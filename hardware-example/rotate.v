==> flow/design.v <==
`timescale 1ns / 1ps
module ui_plus_expr_FU(in1,
  in2,
  out1);
  parameter BITSIZE_in1=1,
    BITSIZE_in2=1,
    BITSIZE_out1=1;
  input [BITSIZE_in1-1:0] in1;
  input [BITSIZE_in2-1:0] in2;
  output [BITSIZE_out1-1:0] out1;
  assign out1 = in1 + in2;
endmodule
`timescale 1ns / 1ps
module datapath_addition(clock,
  reset,
  in_port_Pd5,
  in_port_Pd6,
  return_port);
  input clock;
  input reset;
  input [63:0] in_port_Pd5;
  input [63:0] in_port_Pd6;
  output [63:0] return_port;
  wire [63:0] out_ui_plus_expr_FU_64_64_64_3_i0_fu_addition_424719_424738;
  ui_plus_expr_FU #(.BITSIZE_in1(64),
    .BITSIZE_in2(64),
    .BITSIZE_out1(64)) fu_addition_424719_424738 (.out1(out_ui_plus_expr_FU_64_64_64_3_i0_fu_addition_424719_424738),
    .in1(in_port_Pd6),
    .in2(in_port_Pd5));
  assign return_port = out_ui_plus_expr_FU_64_64_64_3_i0_fu_addition_424719_424738;
endmodule
`timescale 1ns / 1ps
module controller_addition(done_port,
  clock,
  reset,
  start_port);
  input clock;
  input reset;
  input start_port;
  output done_port;
  parameter [0:0] S_0 = 1'b1;
  reg [0:0] _present_state=S_0, _next_state;
  reg done_port;
  always @(posedge clock)
    if (reset == 1'b0) _present_state <= S_0;
    else _present_state <= _next_state;
  always @(*)
  begin
    done_port = 1'b0;
    case (_present_state)
      S_0 :
        if(start_port == 1'b1)
        begin
          _next_state = S_0;
          done_port = 1'b1;
        end
        else
        begin
          _next_state = S_0;
        end
      default :
        begin
          _next_state = S_0;
        end
    endcase
  end
endmodule
`timescale 1ns / 1ps
module _addition(clock,
  reset,
  start_port,
  done_port,
  Pd5,
  Pd6,
  return_port);
  input clock;
  input reset;
  input start_port;
  input [63:0] Pd5;
  input [63:0] Pd6;
  output done_port;
  output [63:0] return_port;
  controller_addition Controller_i (.done_port(done_port),
    .clock(clock),
    .reset(reset),
    .start_port(start_port));
  datapath_addition Datapath_i (.return_port(return_port),
    .clock(clock),
    .reset(reset),
    .in_port_Pd5(Pd5),
    .in_port_Pd6(Pd6));
endmodule
`timescale 1ns / 1ps
module ui_view_convert_expr_FU(in1,
  out1);
  parameter BITSIZE_in1=1,
    BITSIZE_out1=1;
  input [BITSIZE_in1-1:0] in1;
  output [BITSIZE_out1-1:0] out1;
  assign out1 = in1;
endmodule
`timescale 1ns / 1ps
module addition(clock,
  reset,
  start_port,
  Pd5,
  Pd6,
  done_port,
  return_port);
  input clock;
  input reset;
  input start_port;
  input [63:0] Pd5;
  input [63:0] Pd6;
  output done_port;
  output [63:0] return_port;
  wire [63:0] out_return_port_ui_view_convert_expr_FU;
  _addition _addition_i0 (.done_port(done_port),
    .return_port(out_return_port_ui_view_convert_expr_FU),
    .clock(clock),
    .reset(reset),
    .start_port(start_port),
    .Pd5(Pd5),
    .Pd6(Pd6));
  ui_view_convert_expr_FU #(.BITSIZE_in1(64),
    .BITSIZE_out1(64)) return_port_ui_view_convert_expr_FU (.out1(return_port),
    .in1(out_return_port_ui_view_convert_expr_FU));
endmodule
module rotate(input clk, output D1, output D2, output D3, output D4, output D5);   
   reg ready = 0;
   reg [63:0]     divider;
   reg [3:0]      rot;
   wire [63:0]     next;
   wire done;
   addition myaddition(
  .clock (clk),
  .reset (1'b0),
  .start_port (ready),
  .Pd5 (divider),
  .Pd6 (1),
  .done_port (done),
  .return_port (next)
   );
   always @(posedge clk) begin
      if (ready) 
        begin
           if (divider == 10) 
             begin
                divider <= 0;
                rot <= {rot[2:0], rot[3]};
             end
           else 
             divider <= next;
        end
      else 
        begin
           ready <= 1;
           rot <= 4'b0001;
           divider <= 0;
        end
   end
   assign D1 = rot[0];
   assign D2 = rot[1];
   assign D3 = rot[2];
   assign D4 = rot[3];
   assign D5 = 1;
endmodule  
== Tool chain data of rotate ==
What the tools print for rotate, step after step.
Line numbers count from 1 in the design file above.
Cell names lack the library's common part.
Not given: -

* Top module: rotate
* Clock port: clk
* Cell library: sky130hd
* Corner: tt_025C_1v80

== Word level ==
Counts by Yosys on the flattened word-level netlist (proc, flatten, opt, wreduce; memories kept). Register bits leave out memories and registers merged into their read ports (data or address); mux counts leave out enables and synchronous resets folded into registers. Print and check cells are left out. Cells with the same type and inputs are merged into one.

* Bits in registers: 69
* Output and inout port bits: 5

* Reductions and logical operators: 1
* Bitwise logic cells: 1
* Equality and inequality tests: 1
* Add/subtract/negate cells: 1

{| class="wikitable"
|+ Operators with widths
! kind !! count
|-
| 1-bit by 64-bit adder with 64-bit output (first input constant) || 1
|-
| 64-bit by 4-bit equality test with 1-bit output (second input constant) || 1
|-
| 2-bit OR reduction || 1
|-
| 1-bit inverter || 1
|}

== Longest topological paths ==
Yosys ltp: most cells in a row. Word level: on the elaborated netlist, between registers, memories and ports. Mapped: between sequential cells and ports; inverters and the memories' decode and read muxes count.

* Word-level depth: 2
* ABC_AREA: 0
* Mapped depth: 9
* Mapped depth without buffers: 7

== Netlist ==
Source: synth_stat.txt of the flow (Yosys; design flattened, memories mapped). It holds for the ABC_AREA given above (unset counts as 0); a run with the other value may have another netlist.
Totals and module areas in this step are rounded.

{| class="wikitable"
|+ Cells by type
! cell type !! count !! area in all (µm²)
|-
| dfxtp_1 || 69 || 1.38E+03
|-
| xor2_1 || 23 || 201.443
|-
| nor2_1 || 45 || 168.912
|-
| nand4_1 || 25 || 156.4
|-
| o31ai_1 || 17 || 127.622
|-
| a21oi_1 || 25 || 125.12
|-
| nand3_1 || 23 || 115.11
|-
| nor4_1 || 18 || 112.608
|-
| or4_1 || 13 || 97.594
|-
| nand2_1 || 25 || 93.84
|-
| or3_1 || 14 || 87.584
|-
| xnor2_1 || 9 || 78.826
|-
| buf_4 || 10 || 75.072
|-
| o21ai_0 || 12 || 60.058
|-
| or4_4 || 4 || 45.043
|-
| mux2i_1 || 4 || 40.038
|-
| a21oi_2 || 4 || 35.034
|-
| and4_1 || 3 || 26.275
|}

Other cell types: 23; their cells: 46.

* Flip-flops: 69
* Buffer cells: 19
* Cells in the netlist: 389
* Cell area after synthesis: 3400 µm²
* Sequential area: 1400 µm²

The figures by module come from a second, unflattened synthesis with its own total; it is not the netlist above.

* Cells (unflattened synthesis): 798
* Area total of the unflattened synthesis: 6300 µm²

Rows give one instance, submodules left out.

{| class="wikitable"
|+ Modules
! module !! times used !! cells !! area (µm²)
|-
| ui_plus_expr_FU || 1 || 558 || 3800
|-
| rotate || 1 || 175 || 2000
|-
| ui_view_convert_expr_FU || 1 || 64 || 480
|-
| controller_addition || 1 || 1 || 7.5
|-
| _addition || 1 || 0 || 0.0
|-
| addition || 1 || 0 || 0.0
|-
| datapath_addition || 1 || 0 || 0.0
|}

== Path before layout ==
Source: OpenSTA report_checks on the synthesized netlist (no wires, ideal clock, input and output delay 20% of the period each), path of least setup slack; recovery checks are left aside. Register names are those of the netlist, which keeps one name where synthesis merged equal registers.

* Path type: register to register
* Start point: register divider[0]
* End point: register divider[60]
* Delay of the path: 2.068 ns
* Library setup time: 0.066 ns
* Path slack: 0.022 ns
* Time at the first pin: 0.000 ns
* Stages: 9
* Clock period: 2.09 ns
* Arrival time: 2.002 ns
* Period reached after synthesis: 2.068 ns

"delay of the path" = arrival - input delay + setup time.
"stages" counts driving pins, that of a launching flip-flop among them; a cell with two outputs on the path counts twice.
"period reached after synthesis" = period - worst setup slack (recovery checks aside). The figure is calculated, with input and output delays left at 20% of the set period.
Between the ends stands the longest chain of elaborated cells between them, by number of cells; it is not shown to be the way that was timed. Of several equally long chains one is given.
Each line given opens the expression or statement behind the cell; cells for indexed reads and writes are added by Yosys, which also makes memories of some case tables.
A register here has more assigning lines than the two given.

* Path through: dfxtp_1 -> ha_1 -> nand4_2 -> and4bb_1 -> buf_4 -> nand3_2 -> buf_2 -> or4_4 -> a21oi_2
* Length of the longest elaborated chain: 2

{| class="wikitable"
|+ RTL lines, path post-synthesis
! element !! RTL line !! RTL
|-
| start, declared || 131 || <nowiki>reg [63:0]     divider;</nowiki>
|-
| start, assigned || 149 || <nowiki>divider <= 0;</nowiki>
|-
| start, assigned || 153 || <nowiki>divider <= next;</nowiki>
|-
| 64-bit by 4-bit equality test with 1-bit output || 147 || <nowiki>if (divider == 10)</nowiki>
|-
| 2-bit OR reduction || - ||
|-
| end, assigned || 149 ||
|-
| end, assigned || 153 ||
|-
| end, declared || 131 ||
|}

== Path in the finished layout ==
From the final timing report of run 1: the path of least setup slack in the routed layout; clock arrival at registers is part of the times.

* Path type: register to register
* Start point: register divider[0]
* End point: register divider[46]
* Stages: 8
* Library setup time: 0.07 ns
* Path slack: 0.13 ns
* Arrival time: 2.42 ns
* Clock period: 2.27 ns
* Time at the first pin: 0.33 ns

Between the ends stands the longest chain of elaborated cells between them, by number of cells; it is not shown to be the way that was timed. Of several equally long chains one is given.
A register here has more assigning lines than the two given.

* Path through: dfxtp_1 -> ha_1 -> nand4_2 -> and4bb_4 -> buf_4 -> nand2_1 -> or4_1 -> a21oi_1
* Length of the longest elaborated chain: 2

{| class="wikitable"
|+ RTL lines, path post-layout
! element !! RTL line !! RTL
|-
| start, declared || 131 || <nowiki>reg [63:0]     divider;</nowiki>
|-
| start, assigned || 149 || <nowiki>divider <= 0;</nowiki>
|-
| start, assigned || 153 || <nowiki>divider <= next;</nowiki>
|-
| 64-bit by 4-bit equality test with 1-bit output || 147 || <nowiki>if (divider == 10)</nowiki>
|-
| 2-bit OR reduction || - ||
|-
| end, assigned || 149 ||
|-
| end, assigned || 153 ||
|-
| end, declared || 131 ||
|}

Subject: flow runs of rotate

Hi,

Design rotate on sky130hd. What follows are 2 stored runs of the flow, each under its own settings; their order means nothing. The constraints put input and output delay at 20% of the set period each and load the outputs with 0.01 pF.
"achieved period" means the clock period less the worst setup slack. The figure is calculated, with input and output delays left at 20% of the set period.
By "worst setup path time" is meant the share of the clock period that the worst setup path is allowed (20% is reserved at inputs, 20% at outputs), minus its slack. Clock arrival times at its registers enter into it.
The results are shown rounded.

=== Run 1 ===
{| class="wikitable"
! Setting !! Value
|-
| period_ns || 2.27
|-
| CORE_UTILIZATION || 17
|-
| PLACE_DENSITY_LB_ADDON || 0.26
|-
| CELL_PAD_IN_SITES_GLOBAL_PLACEMENT || 3
|-
| CELL_PAD_IN_SITES_DETAIL_PLACEMENT || 0
|-
| GPL_TIMING_DRIVEN || 1
|-
| GPL_ROUTABILITY_DRIVEN || 1
|-
| MIN_ROUTING_LAYER || met2
|-
| CAP_MARGIN || 20
|-
| CORE_MARGIN || 2
|-
| SLEW_MARGIN || 20
|-
! Result !! Value
|-
| Synthesized cell area || 3400 µm²
|-
| Overall die area || 21000 µm²
|-
| Standard-cell area of the final layout || 4400 µm²
|-
| Worst slack on setup checks || 0.13 ns
|-
| Total negative setup slack || 0.000 ns
|-
| Worst hold slack after layout || 0.49 ns
|-
| Achieved period || 2.144 ns
|-
| Worst setup path time || 2.14 ns
|-
| Critical path type || register to register
|}

=== Run 2 ===
{| class="wikitable"
! Setting !! Value
|-
| period_ns || 2.1
|-
| SETUP_SLACK_MARGIN || 0.6
|-
| CAP_MARGIN || 20
|-
| CORE_MARGIN || 2
|-
| CORE_UTILIZATION || 40
|-
| SLEW_MARGIN || 20
|-
! Result !! Value
|-
| Synthesized cell area || 3400 µm²
|-
| Overall die area || 9200 µm²
|-
| Standard-cell area of the final layout || 4700 µm²
|-
| Worst slack on setup checks || 0.16 ns
|-
| Total negative setup slack || 0.000 ns
|-
| Worst hold slack after layout || 0.48 ns
|-
| Achieved period || 1.935 ns
|-
| Worst setup path time || 1.94 ns
|-
| Critical path type || register to register
|}

Regards

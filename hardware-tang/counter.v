==> flow/design.v <==
module top
    (
        input clk,
        output [5:0] led
    );
    reg [23:0] clockCounter = 0;
    localparam WAIT_TIME = 13500000;
    reg [5:0] ledCounter = 0;
    always @(posedge clk) begin
        clockCounter <= clockCounter + 1;
        if (clockCounter == WAIT_TIME) begin
            clockCounter <= 0;
            ledCounter <= ledCounter + 1;
        end
    end
    assign led = ~ledCounter;
endmodule
-- Reports on top
What the tools print for top, step after step.
Line numbers count from 1 in the design file above.
Operators: Yosys type, input widths -> output width; for muxes data width and select width s.
Cell names lack the library's common part.
Not given: --
- top: top
- clock: clk
- cell library: sky130hd
- corner: tt_025C_1v80

-- After elaboration
Source: Yosys, flattened and elaborated, memories not mapped. Widths are those after wreduce; folded enables and synchronous resets count as part of the registers. Registers that Yosys merges into a memory's read port (data or address) are not register bits. Print and check cells do not count. Equal cells are merged and count once.
- register bits: 30
- bits in latches: 0
- bits in writable memories at 0
- memory bits (read-only) at 0
- clocked read ports x word width at 0
- memory cells at 0
- noted input bits: 1
- output and inout bits at 6
- noted elaborated cells: 6
- add/sub/neg operators at 2
- $mul at 0
- divide/modulo/power cells at 0
- $lt $le $gt $ge: 0
- noted equality and inequality tests: 1
- shift-type cells: 0
- mux-type cells: 0
- noted bitwise operators: 1
- reduce/logical cells: 0
- operators with widths (operator ; count):
    $add 24x1->24 const B ; 1
    $eq 24x24->1 const B ; 1
    $add 6x1->6 const B ; 1
    $not 6->6 ; 1

-- Depth
Depth = most cells in a row (Yosys ltp): at word level without a register or memory, in the mapped netlist without a sequential cell, where the memories' decode and read muxes count.
- word-level depth: 1
- ABC_AREA at 1
- mapped depth at 9
- gate-level depth less buffers: 9

-- After synthesis
The flow's flattened synthesis, as Yosys stat reports it; memories are mapped. The netlist is that of the ABC_AREA named above (0 if unset); the other value can give another one.
- cell types (cell type ; count ; area in all (um^2)):
    dfxtp_1 ; 24 ; 480.461
    nand2_1 ; 58 ; 217.709
    edfxtp_1 ; 6 ; 180.173
    nor2_1 ; 44 ; 165.158
    inv_1 ; 31 ; 116.362
    nand3_1 ; 18 ; 90.086
    xor2_1 ; 10 ; 87.584
    nor2_4 ; 6 ; 67.565
    ha_1 ; 3 ; 37.536
    nand2_2 ; 4 ; 25.024
    nor2_2 ; 4 ; 25.024
    a21oi_1 ; 4 ; 20.019
    nand3_2 ; 2 ; 20.019
    nand3b_4 ; 1 ; 20.019
    nand4_1 ; 3 ; 18.768
    xnor2_1 ; 2 ; 17.517
    nand3b_1 ; 2 ; 15.014
    nor3_1 ; 3 ; 15.014
Other cell types: 7; their cells: 10.
- cell count at 235
- chip area (Yosys): 1681.6 um^2
- sequential area: 660.6 um^2
- flip-flop cells at 30
- buffers at 2

-- Timing after synthesis
Path of least setup slack by OpenSTA after synthesis, without wires, with an ideal clock, recovery checks aside; 20% of the period is set as input and as output delay. Where synthesis merged equal registers, the netlist keeps one of their names.
- path type: reg2reg
- start: register clockCounter[0]
- end: register ledCounter[0]
- period at 1.93 ns
- library setup time: 0.314 ns
- noted launch time at the first pin: 0.000 ns
- noted arrival: 1.207 ns
- noted data required time: 1.616 ns
- noted path slack: 0.409 ns
- path delay at 1.521 ns
- stages on the path at 9
- path buffers: 1
- noted synthesis period reached: 1.521 ns
"path delay" = arrival - input delay + setup time.
"stages on the path" counts driving pins, that of a launching flip-flop among them; a cell with two outputs on the path counts twice.
"synthesis period reached" is the clock period less the worst setup slack; recovery checks do not enter. This is arithmetic on one report: input and output delays are still those of the set period (20% each).
The rows between start and end are the longest chain of elaborated cells between them; the timing report does not say that the signal goes this way. Where chains are equally long, one stands for them.
A line is the first line of the expression or statement that the cell stems from. Yosys adds cells for indexed reads and writes and turns some case tables into memories.
- cells stage by stage: dfxtp_1 > inv_1 > ha_1 > nand2_1 > nor2_1 > nand2_1 > nand3b_4 > buf_6 > inv_1
- noted cells in the longest elaborated chain: 1
- elaborated cells between the ends (all ways): 1
- RTL lines with such cells at 1
- those cells by class: eq/ne: 1
- ends and longest elaborated chain, after synthesis (item ; line ; source):
    start: declaration ; 6 ; reg [23:0] clockCounter = 0;
    start: assignment ; 10 ; clockCounter <= clockCounter + 1;
    start: assignment ; 12 ; clockCounter <= 0;
    $eq 24x24->1 ; 11 ; if (clockCounter == WAIT_TIME) begin
    end: assignment ; 13 ; ledCounter <= ledCounter + 1;
    end: declaration ; 8 ; reg [5:0] ledCounter = 0;

-- Worst path after layout
From the final timing report of flow run 1: the path of least setup slack in the routed layout; clock arrival at registers is part of the times.
- path type: reg2reg
- start: register clockCounter[15]
- end: register clockCounter[23]
- period at 1.34 ns
- library setup time: 0.10 ns
- noted launch time at the first pin: 0.33 ns
- noted arrival: 1.70 ns
- noted data required time: 1.57 ns
- noted path slack: -0.13 ns
- stages on the path at 8
- path buffers: 0
The rows between start and end are the longest chain of elaborated cells between them; the timing report does not say that the signal goes this way. Where chains are equally long, one stands for them.
- cells stage by stage: dfxtp_2 > nand2_1 > nor2_2 > nand2_1 > nor2_1 > nand3_1 > nand2_2 > nor2_1
- noted cells in the longest elaborated chain: 1
- elaborated cells between the ends (all ways): 2
- RTL lines with such cells at 2
- those cells by class: add/sub: 1; eq/ne: 1
- ends and longest elaborated chain, post-layout (item ; line ; source):
    start: declaration ; 6 ; reg [23:0] clockCounter = 0;
    start: assignment ; 10 ; clockCounter <= clockCounter + 1;
    start: assignment ; 12 ; clockCounter <= 0;
    $add 24x1->24 ; 10 ;
    end: assignment ; 10 ;
    end: assignment ; 12 ;
    end: declaration ; 6 ;

Hand-over note for top

Settings and measured results of 2 stored flow runs for module top (sky130hd), not sorted in any way. The constraints put input and output delay at 20% of the set period each and load the outputs with 0.01 pF.

Flow run 1

==> flow/run.sh <==
#!/bin/bash
# the make line also repeats the synthesis and layout settings of config.mk as NAME=value (left out here)
make -C /OpenROAD-flow-scripts/flow DESIGN_CONFIG=/design/flow/config.mk WORK_HOME=/design/flow/orfs CLKGATE_MAP_FILE= finish
==> flow/config.mk <==
export PLATFORM = sky130hd
export DESIGN_NAME = top
export DESIGN_NICKNAME = top
export VERILOG_FILES = /design/flow/design.v
export SDC_FILE = /design/flow/constraint.sdc
export NUM_CORES = 4
export LEC_CHECK = 0
export ABC_AREA = 1
export CAP_MARGIN = 20
export CELL_PAD_IN_SITES_DETAIL_PLACEMENT = 0
export CELL_PAD_IN_SITES_GLOBAL_PLACEMENT = 1
export CORE_MARGIN = 2
export CORE_UTILIZATION = 60
export CTS_CLUSTER_DIAMETER = 339
export GPL_ROUTABILITY_DRIVEN = 0
export GPL_TIMING_DRIVEN = 1
export SETUP_SLACK_MARGIN = 0.39
export SLEW_MARGIN = 40
export TNS_END_PERCENT = 85
==> flow/constraint.sdc <==
create_clock -name core_clock -period 1.34 [get_ports {clk}]
set_input_delay 0.2680 -clock core_clock [delete_from_list [all_inputs] [get_ports {clk}]]
set_output_delay 0.2680 -clock core_clock [all_outputs]
set_load 0.01 [all_outputs]

Measured in flow run 1:
- noted the worst setup slack after layout: -0.128 ns
- smallest hold slack: 0.492 ns
- chip area after synthesis (Yosys): 1681.6 um^2
- area of the die: 3242.2 um^2
- final utilization at 93.2 %
- noted the post-route setup TNS: -2.050 ns

Flow run 2

==> flow/run.sh <==
#!/bin/bash
# the make line also repeats the synthesis and layout settings of config.mk as NAME=value (left out here)
make -C /OpenROAD-flow-scripts/flow DESIGN_CONFIG=/design/flow/config.mk WORK_HOME=/design/flow/orfs CLKGATE_MAP_FILE= finish
==> flow/config.mk <==
export PLATFORM = sky130hd
export DESIGN_NAME = top
export DESIGN_NICKNAME = top
export VERILOG_FILES = /design/flow/design.v
export SDC_FILE = /design/flow/constraint.sdc
export NUM_CORES = 4
export LEC_CHECK = 0
export CAP_MARGIN = 20
export CELL_PAD_IN_SITES_DETAIL_PLACEMENT = 1
export CORE_ASPECT_RATIO = 1.21
export CORE_MARGIN = 2
export CORE_UTILIZATION = 43
export CTS_CLUSTER_DIAMETER = 274
export MAX_ROUTING_LAYER = met4
export MIN_ROUTING_LAYER = met1
export SETUP_SLACK_MARGIN = 0.25
export SLEW_MARGIN = 20
export TNS_END_PERCENT = 25
==> flow/constraint.sdc <==
create_clock -name core_clock -period 3.55 [get_ports {clk}]
set_input_delay 0.7100 -clock core_clock [delete_from_list [all_inputs] [get_ports {clk}]]
set_output_delay 0.7100 -clock core_clock [all_outputs]
set_load 0.01 [all_outputs]

Measured in flow run 2:
- final utilization at 50.8 %
- area of the die: 3721.4 um^2
- chip area after synthesis (Yosys): 1396.3 um^2
- smallest hold slack: 0.502 ns
- noted the post-route setup TNS: 0.000 ns
- noted the worst setup slack after layout: 1.272 ns

End of note.
